==> flow/design.v <==
`timescale 1ns/1ps
module dff (input d, input clk, input reset, output reg q);
    always @(posedge clk or posedge reset)
        if (reset) q <= 0;
        else q <= d;
endmodule
module counter4 (input clk, input reset, input enable, output [3:0] q);
    wire [3:0] d;
    wire t1, t2, t3;
    xor (d[0], q[0], enable);
    and (t1, q[0], enable);
    xor (d[1], q[1], t1);
    and (t2, q[0], q[1], enable);
    xor (d[2], q[2], t2);
    and (t3, q[0], q[1], q[2], enable);
    xor (d[3], q[3], t3);
    dff ff0 (d[0], clk, reset, q[0]);
    dff ff1 (d[1], clk, reset, q[1]);
    dff ff2 (d[2], clk, reset, q[2]);
    dff ff3 (d[3], clk, reset, q[3]);
endmodule
module visit_tracker (
    input clk, reset,
    input [3:0] user_id,
    output [7:0] visits
);
    wire [3:0] visit[0:15];
    wire enable[0:15];
    genvar i;
    generate
        for (i = 0; i < 16; i = i + 1) begin : COUNTERS
            assign enable[i] = (user_id == i);   
            counter4 c (.clk(clk), .reset(reset), .enable(enable[i]), .q(visit[i]));
        end
    endgenerate
    reg [7:0] out_visit;
    always @(*) begin
        case (user_id)
            4'd0: out_visit = {4'b0000, visit[0]};
            4'd1: out_visit = {4'b0000, visit[1]};
            4'd2: out_visit = {4'b0000, visit[2]};
            4'd3: out_visit = {4'b0000, visit[3]};
            4'd4: out_visit = {4'b0000, visit[4]};
            4'd5: out_visit = {4'b0000, visit[5]};
            4'd6: out_visit = {4'b0000, visit[6]};
            4'd7: out_visit = {4'b0000, visit[7]};
            4'd8: out_visit = {4'b0000, visit[8]};
            4'd9: out_visit = {4'b0000, visit[9]};
            4'd10: out_visit = {4'b0000, visit[10]};
            4'd11: out_visit = {4'b0000, visit[11]};
            4'd12: out_visit = {4'b0000, visit[12]};
            4'd13: out_visit = {4'b0000, visit[13]};
            4'd14: out_visit = {4'b0000, visit[14]};
            4'd15: out_visit = {4'b0000, visit[15]};
        endcase
    end
    assign visits = out_visit;
endmodule
module price_calculator (
    input [1:0] fluid_type,
    input [7:0] volume_l,
    output reg [15:0] price
);
    reg [15:0] first_part, second_part;
    always @(*) begin
        if (volume_l <= 1) begin
            first_part = volume_l;
            second_part = 0;
        end else begin
            first_part = 1;
            second_part = volume_l - 1;
        end
        case (fluid_type)
            2'b00: price = (first_part * 20) + (second_part * 10);  
            2'b01: price = (first_part * 50) + (second_part * 30);  
            2'b10: price = (first_part * 40) + (second_part * 20);  
            default: price = 0;
        endcase
    end
endmodule
module discount_calculator (
    input [7:0] visits,
    input [15:0] price,
    output reg [7:0] discount_percent,
    output [15:0] final_price
);
    always @(*) begin
        if (visits <= 2)
            discount_percent = 0;
        else if (visits <= 4)
            discount_percent = 10;
        else
            discount_percent = 20;
    end
    assign final_price = price - ((price * discount_percent) / 100);
endmodule
module stock_manager (
    input [1:0] fluid_type,
    input [7:0] volume_l,
    output reg [15:0] remaining_qty,
    output reg [7:0] message
);
    reg [15:0] water, juice, chemical;
    initial begin
        water = 100;
        juice = 80;
        chemical = 60;
    end
    always @(*) begin
        message = 0;
        case (fluid_type)
            2'b00: begin
                if (volume_l > water) begin
                    message = 1;
                    remaining_qty = water;
                end else remaining_qty = water - volume_l;
            end
            2'b01: begin
                if (volume_l > juice) begin
                    message = 1;
                    remaining_qty = juice;
                end else remaining_qty = juice - volume_l;
            end
            2'b10: begin
                if (volume_l > chemical) begin
                    message = 1;
                    remaining_qty = chemical;
                end else remaining_qty = chemical - volume_l;
            end
            default: message = 1;
        endcase
    end
endmodule
module fluid_dispenser (
    input [1:0] fluid_type,
    input [7:0] volume_l,
    input [7:0] visits,
    output [15:0] original_price,
    output [15:0] final_price,
    output [7:0] discount_percent,
    output [15:0] remaining_qty,
    output [7:0] message
);
    price_calculator p1 (.fluid_type(fluid_type), .volume_l(volume_l), .price(original_price));
    discount_calculator d1 (.visits(visits), .price(original_price),
                            .discount_percent(discount_percent), .final_price(final_price));
    stock_manager s1 (.fluid_type(fluid_type), .volume_l(volume_l),
                      .remaining_qty(remaining_qty), .message(message));
endmodule
=== Tool chain data of visit_tracker ===
What the tools print for visit_tracker, step after step.
Line numbers count from 1 in the design file above.
Operators: Yosys type, input widths -> output width; for muxes data width and select width s.
The mark n/a stands for no value.

* Design top: visit_tracker
* Clock port: clk
* Standard-cell library: sky130hd
* Library corner: tt_025C_1v80

=== Elaborated design ===
Counts by Yosys on the flattened word-level netlist (proc, flatten, opt, wreduce). Print and check cells are left out. Cells with the same type and inputs are merged into one.

* Equality and inequality tests: 15
* Mux-type cells: 1
* Bitwise operators: 144
* Reductions and logical operators: 1

{| class="wikitable"
|+ Operators by type and width
! kind !! count
|-
| $pmux 8 s16 || 1
|-
| $and 1x1->1 || 80
|-
| $xor 1x1->1 || 64
|-
| $eq 4x4->1 const B || 8
|-
| $eq 4x3->1 const B || 4
|-
| $eq 4x2->1 const B || 2
|-
| $eq 4x1->1 const B || 1
|-
| $logic_not 4->1 || 1
|}

* Register bits after elaboration: 64
* Bits of input ports: 6
* Output and inout bits: 8

=== Logic depth ===
Longest topological path by Yosys (ltp), each cell counted once; first at word level (registers and memories cut), then after technology mapping (sequential cells cut; the memories' decode and read muxes count).

* Depth in word-level cells: 4
* ABC_AREA: 1
* Mapped depth: 12

=== After synthesis ===
Yosys stat after the flow's synthesis: flattened, memories mapped to cells. It holds for the ABC_AREA given above (unset counts as 0); a run with the other value may have another netlist.
Totals and module areas in this step are rounded.

* Cell count: 326
* Chip area (Yosys): 3148 um2
* Area of sequential cells: 1602 um2
* Flip-flop cells: 64
* Buffer cells: 10

{| class="wikitable"
|+ Cells by type
! type !! count !! area in all (um2)
|-
| sky130_fd_sc_hd__dfrtp_1 || 64 || 1.6E+03
|-
| sky130_fd_sc_hd__nand3_1 || 54 || 270.259
|-
| sky130_fd_sc_hd__xnor2_1 || 30 || 262.752
|-
| sky130_fd_sc_hd__nand2_1 || 55 || 206.448
|-
| sky130_fd_sc_hd__ha_1 || 14 || 175.168
|-
| sky130_fd_sc_hd__xor2_1 || 20 || 175.168
|-
| sky130_fd_sc_hd__nor2_1 || 26 || 97.594
|-
| sky130_fd_sc_hd__nand4_1 || 15 || 93.84
|-
| sky130_fd_sc_hd__buf_4 || 10 || 75.072
|-
| sky130_fd_sc_hd__inv_1 || 20 || 75.072
|-
| sky130_fd_sc_hd__nor2_2 || 5 || 31.28
|-
| sky130_fd_sc_hd__nor2_4 || 2 || 22.522
|-
| sky130_fd_sc_hd__inv_2 || 5 || 18.768
|-
| sky130_fd_sc_hd__nand4_2 || 1 || 12.512
|-
| sky130_fd_sc_hd__nand3_2 || 1 || 10.01
|-
| sky130_fd_sc_hd__nor3_1 || 2 || 10.01
|-
| sky130_fd_sc_hd__nand2_2 || 1 || 6.256
|-
| sky130_fd_sc_hd__conb_1 || 1 || 3.754
|}

=== Timing after synthesis ===
Path of least setup slack by OpenSTA after synthesis, without wires, with an ideal clock, recovery checks aside; 20% of the period is set as input and as output delay. Where synthesis merged equal registers, the netlist keeps one of their names.

* Path type: input -> output
* Start: input port user_id[3]
* End: output port visits[0]
* Clock period: 2540 ps
* External output delay: 508 ps
* Launch time at the first pin: 508 ps
* Data arrival time: 1526 ps
* Required time: 2032 ps
* Slack: 506 ps
* Delay of the path: 1018 ps
* Stages on the path: 12
* Synthesis period reached: 2034 ps

"delay of the path" is the arrival time less input delay plus setup time.
At an output port there is no setup time.
"stages on the path": output pins that drive a net of the path, with the launching flip-flop's if there is one; two outputs of one cell count as two.
"synthesis period reached" is the clock period less the worst setup slack; recovery checks do not enter. This is arithmetic on one report: input and output delays are still those of the set period (20% each).
The rows between start and end are the longest chain of elaborated cells between them; the timing report does not say that the signal goes this way. Where chains are equally long, one stands for them.
Each line given opens the expression or statement behind the cell; cells for indexed reads and writes are added by Yosys, which also makes memories of some case tables.

* Cells stage by stage: sky130_fd_sc_hd__inv_2 -> sky130_fd_sc_hd__nor2_2 -> sky130_fd_sc_hd__buf_4 -> sky130_fd_sc_hd__nand2_1 -> sky130_fd_sc_hd__inv_2 -> sky130_fd_sc_hd__ha_1 -> sky130_fd_sc_hd__nor2_1 -> sky130_fd_sc_hd__nand2_1 -> sky130_fd_sc_hd__nor3_1 -> sky130_fd_sc_hd__nand3_1 -> sky130_fd_sc_hd__nor2_1 -> sky130_fd_sc_hd__nor2_1
* Cells in the longest elaborated chain: 2

{| class="wikitable"
|+ Ends and longest elaborated chain, after synthesis
! element !! RTL line !! source
|-
| from (decl) || 24 || <nowiki>input [3:0] user_id,</nowiki>
|-
| $eq 4x4->1 || 38 || <nowiki>case (user_id)</nowiki>
|-
| $pmux 8 s16 || 38 ||
|-
| to (decl) || 25 || <nowiki>output [7:0] visits</nowiki>
|}

=== Timing after layout ===
From the final timing report of job 1: the path of least setup slack in the routed layout; clock arrival at registers is part of the times.
The report prints the path's times to 10 ps; the period is as set.

* Path type: input -> output
* Start: input port user_id[1]
* End: output port visits[0]
* Clock period: 3000 ps
* External output delay: 600 ps
* Launch time at the first pin: 600 ps
* Data arrival time: 2050 ps
* Required time: 2400 ps
* Slack: 350 ps
* Stages on the path: 12

The rows between start and end are the longest chain of elaborated cells between them; the timing report does not say that the signal goes this way. Where chains are equally long, one stands for them.

* Cells stage by stage: sky130_fd_sc_hd__clkdlybuf4s15_2 -> sky130_fd_sc_hd__buf_4 -> sky130_fd_sc_hd__nor2_1 -> sky130_fd_sc_hd__buf_4 -> sky130_fd_sc_hd__nand2_1 -> sky130_fd_sc_hd__inv_2 -> sky130_fd_sc_hd__ha_1 -> sky130_fd_sc_hd__nor3_1 -> sky130_fd_sc_hd__nand4_1 -> sky130_fd_sc_hd__nor2_2 -> sky130_fd_sc_hd__nor2_1 -> sky130_fd_sc_hd__buf_2
* Cells in the longest elaborated chain: 2

{| class="wikitable"
|+ Ends and longest elaborated chain, post-layout
! element !! RTL line !! source
|-
| from (decl) || 24 || <nowiki>input [3:0] user_id,</nowiki>
|-
| $eq 4x4->1 || 38 || <nowiki>case (user_id)</nowiki>
|-
| $pmux 8 s16 || 38 ||
|-
| to (decl) || 25 || <nowiki>output [7:0] visits</nowiki>
|}

FLOW RESULTS
============

Record of 2 stored runs of the RTL-to-layout flow on visit_tracker, platform sky130hd. The runs are unordered. Constraints: input delay and output delay 20% of the set period each, output load 0.01 pF.
"clock period reached" is the run's clock period less its worst setup slack. It is reckoned from that one timing run; input and output delays stay at 20% of the period that was set.
"worst setup path time" is the time allowed to the run's worst setup path (the clock period less input and output delay, where it has them) less its slack. Clock arrival times count: a late capture clock shortens it, a late launch clock lengthens it.
"overall power" rests on the timing tool's default activity at the inputs, not on a simulated workload.
"worst setup path time" is known to 10 ps.
Results are given in rounded form.

=== Job 1 ===
{| class="wikitable"
! Setting !! Value
|-
| period_ns || 3.0
|-
| CORE_UTILIZATION || 22
|-
| SETUP_SLACK_MARGIN || 0.26
|-
| PLACE_DENSITY_LB_ADDON || 0.15
|-
| CORE_ASPECT_RATIO || 1.14
|-
| CORE_MARGIN || 6
|-
| ABC_AREA || 1
|-
| CTS_CLUSTER_SIZE || 44
|-
| CAP_MARGIN || 20
|-
| SLEW_MARGIN || 20
|-
! Result !! Value
|-
| Cell area after synthesis || 3148 um2
|-
| Die footprint || 17330 um2
|-
| Standard-cell area after routing || 4085 um2
|-
| Utilization || 0.293
|-
| Worst setup slack after layout || 354 ps
|-
| Total negative setup slack || 0 ps
|-
| Smallest hold slack || 470 ps
|-
| Overall power || 3255 µW
|-
| Clock period reached || 2646 ps
|-
| Worst setup path time || 1450 ps
|-
| Class of the worst setup path || input -> output
|}

=== Job 2 ===
{| class="wikitable"
! Setting !! Value
|-
| period_ns || 2.44
|-
| CORE_UTILIZATION || 42
|-
| PLACE_DENSITY_LB_ADDON || 0.16
|-
| HOLD_SLACK_MARGIN || 0.14
|-
| CELL_PAD_IN_SITES_GLOBAL_PLACEMENT || 2
|-
| GPL_ROUTABILITY_DRIVEN || 1
|-
| CTS_CLUSTER_DIAMETER || 91
|-
| MAX_ROUTING_LAYER || met5
|-
| CAP_MARGIN || 20
|-
| CORE_MARGIN || 2
|-
| SLEW_MARGIN || 20
|-
! Result !! Value
|-
| Cell area after synthesis || 3214 um2
|-
| Die footprint || 8369 um2
|-
| Standard-cell area after routing || 4363 um2
|-
| Utilization || 0.595
|-
| Worst setup slack after layout || -96 ps
|-
| Total negative setup slack || -141 ps
|-
| Smallest hold slack || 468 ps
|-
| Overall power || 3876 µW
|-
| Clock period reached || 2536 ps
|-
| Worst setup path time || 1560 ps
|-
| Class of the worst setup path || input -> output
|}
